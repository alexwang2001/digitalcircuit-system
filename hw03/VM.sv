==> flow/design.v <==
module VM(
    clk,
    rst_n,
    in_item_valid,
    in_coin_valid,
    in_coin,
    in_rtn_coin,
    in_buy_item,
    in_item_price,
    out_monitor,
    out_valid,
    out_consumer,
    out_sell_num
);
input clk;
input rst_n;
input in_item_valid;
input in_coin_valid;
input [5:0] in_coin;
input in_rtn_coin;
input [2:0] in_buy_item;
input [4:0] in_item_price;
output logic [8:0] out_monitor;
output logic [3:0] out_consumer;
output logic [5:0] out_sell_num;
output logic out_valid;
logic [3:0] state;
logic [3:0] state_next;
logic [4:0] items_price_reg_out [6:1];
logic [4:0] items_price_reg_next [6:1];
logic [4:0] item_price;
logic [5:0] item_cnt_out [6:1];
logic [5:0] item_cnt_next [6:1];
logic [5:0] sel_cnt;
logic [5:0] sel_cnt_add1;
logic [1:6] sel_decode;
logic [8:0] coin_reg_out;
logic [8:0] coin_reg_next;
logic [8:0] coin_rtn_out;
logic [8:0] coin_rtn_next;
logic [2:0] rtn_num_seq;
parameter S_idle = 0;
parameter S_rtn = 2;  
parameter S_nortn = 10;  
parameter S_dne1 = 1;
parameter S_dne2 = 8;
parameter S_dne3 = 9;
always_ff @(posedge clk or negedge rst_n) begin: FSM
    if(!rst_n)
        state <= S_idle;
    else
        state <= state_next;
end
always_comb begin : FSM_comb
    casez(state)
        S_idle: begin
            if(!in_rtn_coin & (in_buy_item == 0))
                state_next = S_idle;
            else if(coin_reg_out < item_price)
                state_next = S_nortn;
            else 
                state_next = S_rtn;
        end
        S_rtn,S_rtn+1,S_rtn+2,S_rtn+3,S_rtn+4,S_nortn,S_nortn+1,S_nortn+2,S_nortn+3,S_nortn+4: state_next = state + 1;
        S_rtn+5,S_nortn+5: state_next = S_idle;
        default: state_next = 'x;
    endcase
end
always_ff @(posedge clk) begin
    for(int i=1; i<=6; i=i+1) items_price_reg_out[i] <= items_price_reg_next[i];
    for(int i=1; i<=6; i=i+1) item_cnt_out[i] <= item_cnt_next[i];
    coin_rtn_out <= coin_rtn_next;
end
always_ff @(posedge clk or negedge rst_n) begin
    if(!rst_n) begin
        coin_reg_out <= 0;
        out_consumer <= 0;
    end
    else begin
        coin_reg_out <= coin_reg_next;
        out_consumer <= rtn_num_seq;
    end
end
always_comb begin
    for(int i=1; i<6; i=i+1) items_price_reg_next[i] = in_item_valid? items_price_reg_out[i+1] : items_price_reg_out[i];
    items_price_reg_next[6] = in_item_valid? in_item_price : items_price_reg_out[6];
    casez(in_buy_item)
        0: item_price = 0;
        1: item_price = items_price_reg_out[1];
        2: item_price = items_price_reg_out[2];
        3: item_price = items_price_reg_out[3];
        4: item_price = items_price_reg_out[4];
        5: item_price = items_price_reg_out[5];
        6: item_price = items_price_reg_out[6];
        default: item_price = 0;
    endcase
    coin_reg_next = (state == S_rtn)? 0 : (in_coin + coin_reg_out);
    out_monitor = (state == S_rtn)? 0 : coin_reg_out;
    casez(state)
        S_idle: begin
            coin_rtn_next = coin_reg_out - item_price;
            rtn_num_seq = (coin_reg_out < item_price)? 0 : in_buy_item;
        end
        S_rtn: begin
if(coin_rtn_out >= 325) begin  
                coin_rtn_next = coin_rtn_out - 350;
                rtn_num_seq = 7;
            end
            else if(coin_rtn_out >= 300) begin
                coin_rtn_next = coin_rtn_out - 300;
                rtn_num_seq = 6;
            end
            else if(coin_rtn_out >= 250) begin
                coin_rtn_next = coin_rtn_out - 250;
                rtn_num_seq = 5;
            end
            else if(coin_rtn_out >= 200) begin
                coin_rtn_next = coin_rtn_out - 200;
                rtn_num_seq = 4;
            end
            else if(coin_rtn_out >= 150) begin
                coin_rtn_next = coin_rtn_out - 150;
                rtn_num_seq = 3;
            end
            else if(coin_rtn_out >= 100) begin
                coin_rtn_next = coin_rtn_out - 100;
                rtn_num_seq = 2;
            end
            else if(coin_rtn_out >= 50) begin
                coin_rtn_next = coin_rtn_out - 50;
                rtn_num_seq = 1;
            end
            else begin
                coin_rtn_next = coin_rtn_out;
                rtn_num_seq = 0;
            end
        end
        S_rtn+1: begin
            if(coin_rtn_out >= 40) begin
                coin_rtn_next = coin_rtn_out - 40;
                rtn_num_seq = 2;
            end
            else if(coin_rtn_out >= 20) begin
                coin_rtn_next = coin_rtn_out - 20;
                rtn_num_seq = 1;
            end
            else begin
                coin_rtn_next = coin_rtn_out;
                rtn_num_seq = 0;
            end
        end
        S_rtn+2: begin
            if(coin_rtn_out >= 10) begin
                coin_rtn_next = coin_rtn_out - 10;
                rtn_num_seq = 1;
            end
            else begin
                coin_rtn_next = coin_rtn_out;
                rtn_num_seq = 0;
            end
        end
        S_rtn+3: begin
            if(coin_rtn_out >= 5) begin
                coin_rtn_next = coin_rtn_out - 5;
                rtn_num_seq = 1;
            end
            else begin
                coin_rtn_next = coin_rtn_out;
                rtn_num_seq = 0;
            end
        end
        S_rtn+4: begin
            coin_rtn_next = 'x;
            rtn_num_seq = coin_rtn_out;
        end
        S_rtn+5: begin
            coin_rtn_next = 'x;
            rtn_num_seq = coin_rtn_out;  
        end
        S_nortn, S_nortn+1, S_nortn+2, S_nortn+3, S_nortn+4, S_nortn+5: begin
            coin_rtn_next = 'x;
            rtn_num_seq = 0;
        end
        S_dne1: begin
            coin_rtn_next = 'x;
            rtn_num_seq = 'x;
        end
        S_dne2,S_dne3: begin
            coin_rtn_next = 'x;
            rtn_num_seq = 0;
        end
        default: begin
            coin_rtn_next = 'x;
            rtn_num_seq = 'x;
        end
    endcase
    casez(in_buy_item)
        1: sel_cnt = item_cnt_out[1];
        2: sel_cnt = item_cnt_out[2];
        3: sel_cnt = item_cnt_out[3];
        4: sel_cnt = item_cnt_out[4];
        5: sel_cnt = item_cnt_out[5];
        6: sel_cnt = item_cnt_out[6];
        default: sel_cnt = 'x;
    endcase
    sel_cnt_add1 = sel_cnt + 1;
    casez(in_buy_item)
        0: sel_decode = 'b000000;
        1: sel_decode = 'b100000;
        2: sel_decode = 'b010000;
        3: sel_decode = 'b001000;
        4: sel_decode = 'b000100;
        5: sel_decode = 'b000010;
        6: sel_decode = 'b000001;
        default: sel_decode = 'x;
    endcase
    for(int i=1; i<=6; i=i+1)
        item_cnt_next[i] = in_item_valid? 0 : (sel_decode[i] & ~(coin_reg_out < item_price)? sel_cnt_add1 : item_cnt_out[i]);
    casez (state[2:0])
        S_rtn: out_sell_num = item_cnt_out[1];
        S_rtn+1: out_sell_num = item_cnt_out[2];
        S_rtn+2: out_sell_num = item_cnt_out[3];
        S_rtn+3: out_sell_num = item_cnt_out[4];
        S_rtn+4: out_sell_num = item_cnt_out[5];
        S_rtn+5: out_sell_num = item_cnt_out[6];
        default: out_sell_num = 0;
    endcase
    out_valid = (state[2:0] >= S_rtn);
end
endmodule
# == Tool chain data of VM ==
# The steps from the RTL of VM to its reports follow in flow order.
# Lines are those of the file above, counted from 1.
# Library cell names are shortened.
# Not given: --
# inputs
top_module,VM
clk_port,clk
cell_library,sky130hd
lib_corner,tt_025C_1v80

# == Word-level counts ==
# Counts by Yosys on the flattened word-level netlist (proc, flatten, opt, wreduce). Print and check cells are left out. Cells with the same type and inputs are merged into one.
# bits
memories,0
word_cells,124
ram_bits,0
in_bits,19
romBits,0
latch_bits,0
reg_bits,91
clocked_rd_ports_x_width,0
# classes
shift,0
n_div,0
mux,34
eq_ne,30
cmp,13
n_addsub,15
bitwise,8
mul,0
reduce_and_logical,8
# op_table
op,count
2-to-1 mux 9 bit,13
parallel mux 6 bit (select 6 bit),2
parallel mux 9 bit (select 5 bit),1
parallel mux 6 bit (select 7 bit),1
equality test 4 bit with constant B,8
parallel mux 5 bit (select 6 bit),1
subtractor 9 x 8 -> 9 bit with constant B,3
>= comparator 9 x 8 -> 1 bit with constant B,3
equality test 3 bit with constant B,7
parallel mux 3 bit (select 7 bit),1
subtractor 9 x 6 -> 9 bit with constant B,2
>= comparator 9 x 6 -> 1 bit with constant B,2
subtractor 9 bit with constant B,2
>= comparator 9 bit with constant B,2
equality test 4 x 3 -> 1 bit with constant B,4
2-to-1 mux 3 bit,5
equality test 3 x 2 -> 1 bit with constant B,4
parallel mux 4 bit (select 3 bit),1
OR reduction 10 bit,1
adder 6 x 9 -> 9 bit,1
subtractor 9 x 3 -> 9 bit with constant B,1
>= comparator 9 x 3 -> 1 bit with constant B,1
subtractor 9 x 4 -> 9 bit with constant B,1
>= comparator 9 x 4 -> 1 bit with constant B,1
subtractor 9 x 5 -> 9 bit,1
subtractor 9 x 5 -> 9 bit with constant B,1
less-than comparator 9 x 5 -> 1 bit,1
>= comparator 9 x 5 -> 1 bit with constant B,1
# Not listed: further kinds 21, cells in them 36.

# == Longest topological paths ==
# Yosys ltp: most cells in a row. Word level: on the elaborated netlist, between registers, memories and ports. Mapped: between sequential cells and ports; inverters and the memories' decode and read muxes count.
# logic_depth
ltp_word,9
abc_area,0
mapped_depth,16

# == Mapped cells and area ==
# Source: synth_stat.txt of the flow (Yosys; design flattened, memories mapped). It holds for the ABC_AREA given above (unset counts as 0); a run with the other value may have another netlist.
# synth_totals
yosys_area_mm2,0.007008
ffs,91
seq_area_mm2,0.0022922
mapped_cells,839
# types
cell,count,type_area_um2
edfxtp_1,39,1.17E+03
dfxtp_1,36,720.691
ha_1,38,475.456
dfrtp_1,16,400.384
nor2_1,91,341.578
a21oi_1,67,335.322
a211oi_1,28,210.202
o21ai_0,41,205.197
xnor2_1,23,201.443
nand2_1,52,195.187
nor3_1,29,145.139
clkbuf_1,37,138.883
inv_1,36,135.13
a221oi_1,14,122.618
nand2b_1,17,106.352
nand3_1,19,95.091
o22ai_1,15,93.84
mux2i_1,8,80.077
# Other cell types: 62; their cells: 233.

# == Timing after synthesis ==
# Source: OpenSTA report_checks on the synthesized netlist (no wires, ideal clock, input and output delay 20% of the period each), path of least setup slack; recovery checks are left aside. Register names are those of the netlist, which keeps one name where synthesis merged equal registers.
# synth_timing
path_kind,input to register
startpoint,in in_buy_item[2]
endpoint,reg out_consumer[1]
period_ns,3.61
t_first_pin_ns,0.722
delay_ns,3.058
arrival_time_ns,3.654
driving_pins,12
path_buffers,3
path_slack_ns,-0.170
setup_time_ns,0.126
input_delay_ns,0.722
required_ns,3.484
synth_period_reached_ns,3.78
# "delay_ns" is the arrival time less input delay plus setup time.
# "driving_pins": output pins that drive a net of the path, with the launching flip-flop's if there is one; two outputs of one cell count as two.
# "synth_period_reached_ns" is the clock period less the worst setup slack; recovery checks do not enter. This is arithmetic on one report: input and output delays are still those of the set period (20% each).
# The rows between start and end are the longest chain of elaborated cells between them; the timing report does not say that the signal goes this way. Where chains are equally long, one stands for them.
# A line is the first line of the expression or statement that the cell stems from. Yosys adds cells for indexed reads and writes and turns some case tables into memories.
# synth_between
path_cell_list,buf_2 -> buf_2 -> buf_1 -> mux2i_1 -> o21ai_0 -> o21ai_0 -> ha_1 -> nor2b_1 -> o2111a_1 -> nor3_2 -> nor3_1 -> a221o_1
elab_chain_cells,5
# synth_rtl
item,line_no,text
from (decl),21,input [2:0] in_buy_item;
equality test 3 bit,87,casez(in_buy_item)
parallel mux 5 bit (select 6 bit),87,
less-than comparator 9 x 5 -> 1 bit,102,rtn_num_seq = (coin_reg_out < item_price)? 0 : in_buy_item;
2-to-1 mux 3 bit,102,
parallel mux 3 bit (select 7 bit),99,casez(state)
to (assign),77,out_consumer <= 0;
to (assign),81,out_consumer <= rtn_num_seq;
to (decl),24,output logic [3:0] out_consumer;

# == Timing after layout ==
# Path of least setup slack in the final report of run B (OpenROAD, finished layout, wires in). Where an end is a register, its clock arrival counts in the times.
# layout_timing
path_kind,input to register
startpoint,in in_buy_item[2]
endpoint,reg item_cnt_out[5][5]
period_ns,6.52
input_delay_ns,1.30
t_first_pin_ns,1.30
required_ns,6.76
path_buffers,1
setup_time_ns,0.11
arrival_time_ns,5.56
driving_pins,12
path_slack_ns,1.20
# The rows between start and end are the longest chain of elaborated cells between them; the timing report does not say that the signal goes this way. Where chains are equally long, one stands for them.
# layout_between
path_cell_list,clkdlybuf4s50_1 -> inv_1 -> nor2_1 -> a221oi_1 -> nor2_1 -> a311oi_1 -> ha_1 -> nor4_1 -> nand2b_1 -> nor3_2 -> nor3_2 -> o311ai_0
elab_chain_cells,5
# layout_rtl
item,line_no,text
from (decl),21,input [2:0] in_buy_item;
equality test 3 bit,87,casez(in_buy_item)
parallel mux 5 bit (select 6 bit),87,
less-than comparator 9 x 5 -> 1 bit,218,item_cnt_next[i] = in_item_valid? 0 : (sel_decode[i] & ~(coin_reg_out < item_price)? sel_cnt_add1 : item_cnt_o ...
NOT 1 bit,218,
AND 1 bit,218,
to (assign),71,for(int i=1; i<=6; i=i+1) item_cnt_out[i] <= item_cnt_next[i];
to (decl),32,logic [5:0] item_cnt_out [6:1];

# Measured results for VM: 2 stored runs of the Yosys and OpenROAD flow on sky130hd. The settings differ; the order carries no meaning. The constraints put input and output delay at 20% of the set period each and load the outputs with 0.01 pF.
# By "clock_period_reached_ns" is meant the clock period of the run minus its worst setup slack. This is arithmetic on one report: input and output delays are still those of the set period (20% each).
# "worst_path_allowed_less_slack_ns": the worst setup path's part of the clock period (all of it between registers, 20% less for each end at a port) less its slack. A launch clock that arrives late makes it longer, a capture clock that arrives late makes it shorter.
# By "power_total_uw" is meant OpenSTA's value without simulated activity: inputs other than the clock are taken to toggle once in ten clock periods, and the tool carries that through the logic.
# Settings: -- = not set for that run.
# A result given as -- is not shown for that run.
run,period_ns,CORE_UTILIZATION,SETUP_SLACK_MARGIN,CELL_PAD_IN_SITES_GLOBAL_PLACEMENT,ABC_AREA,CTS_CLUSTER_DIAMETER,SLEW_MARGIN,MIN_ROUTING_LAYER,CAP_MARGIN,CORE_MARGIN,PLACE_DENSITY_LB_ADDON,CORE_ASPECT_RATIO,CELL_PAD_IN_SITES_DETAIL_PLACEMENT,MAX_ROUTING_LAYER,yosys_chip_area_mm2,total_die_area_mm2,finish.stdcell_area_mm2,fin_util_frac,timing.setup.ws_ns,setupTns_ns,holdWs_ns,power_total_uw,clock_period_reached_ns,worst_path_allowed_less_slack_ns,critical_path_kind
run A,2.56,53,0.41,3,0,137,5,met2,20,2,--,--,--,--,--,--,--,--,--,--,--,--,--,--,--
run B,6.52,41,0.46,--,--,--,10,met1,20,2,0.29,0.58,1,met5,0.007008,0.0181933,0.0077624,0.463,1.198,0.000,0.451,4050,5.322,4.02,input to register
# Run A: stopped before the end: placement reported GPL-0301
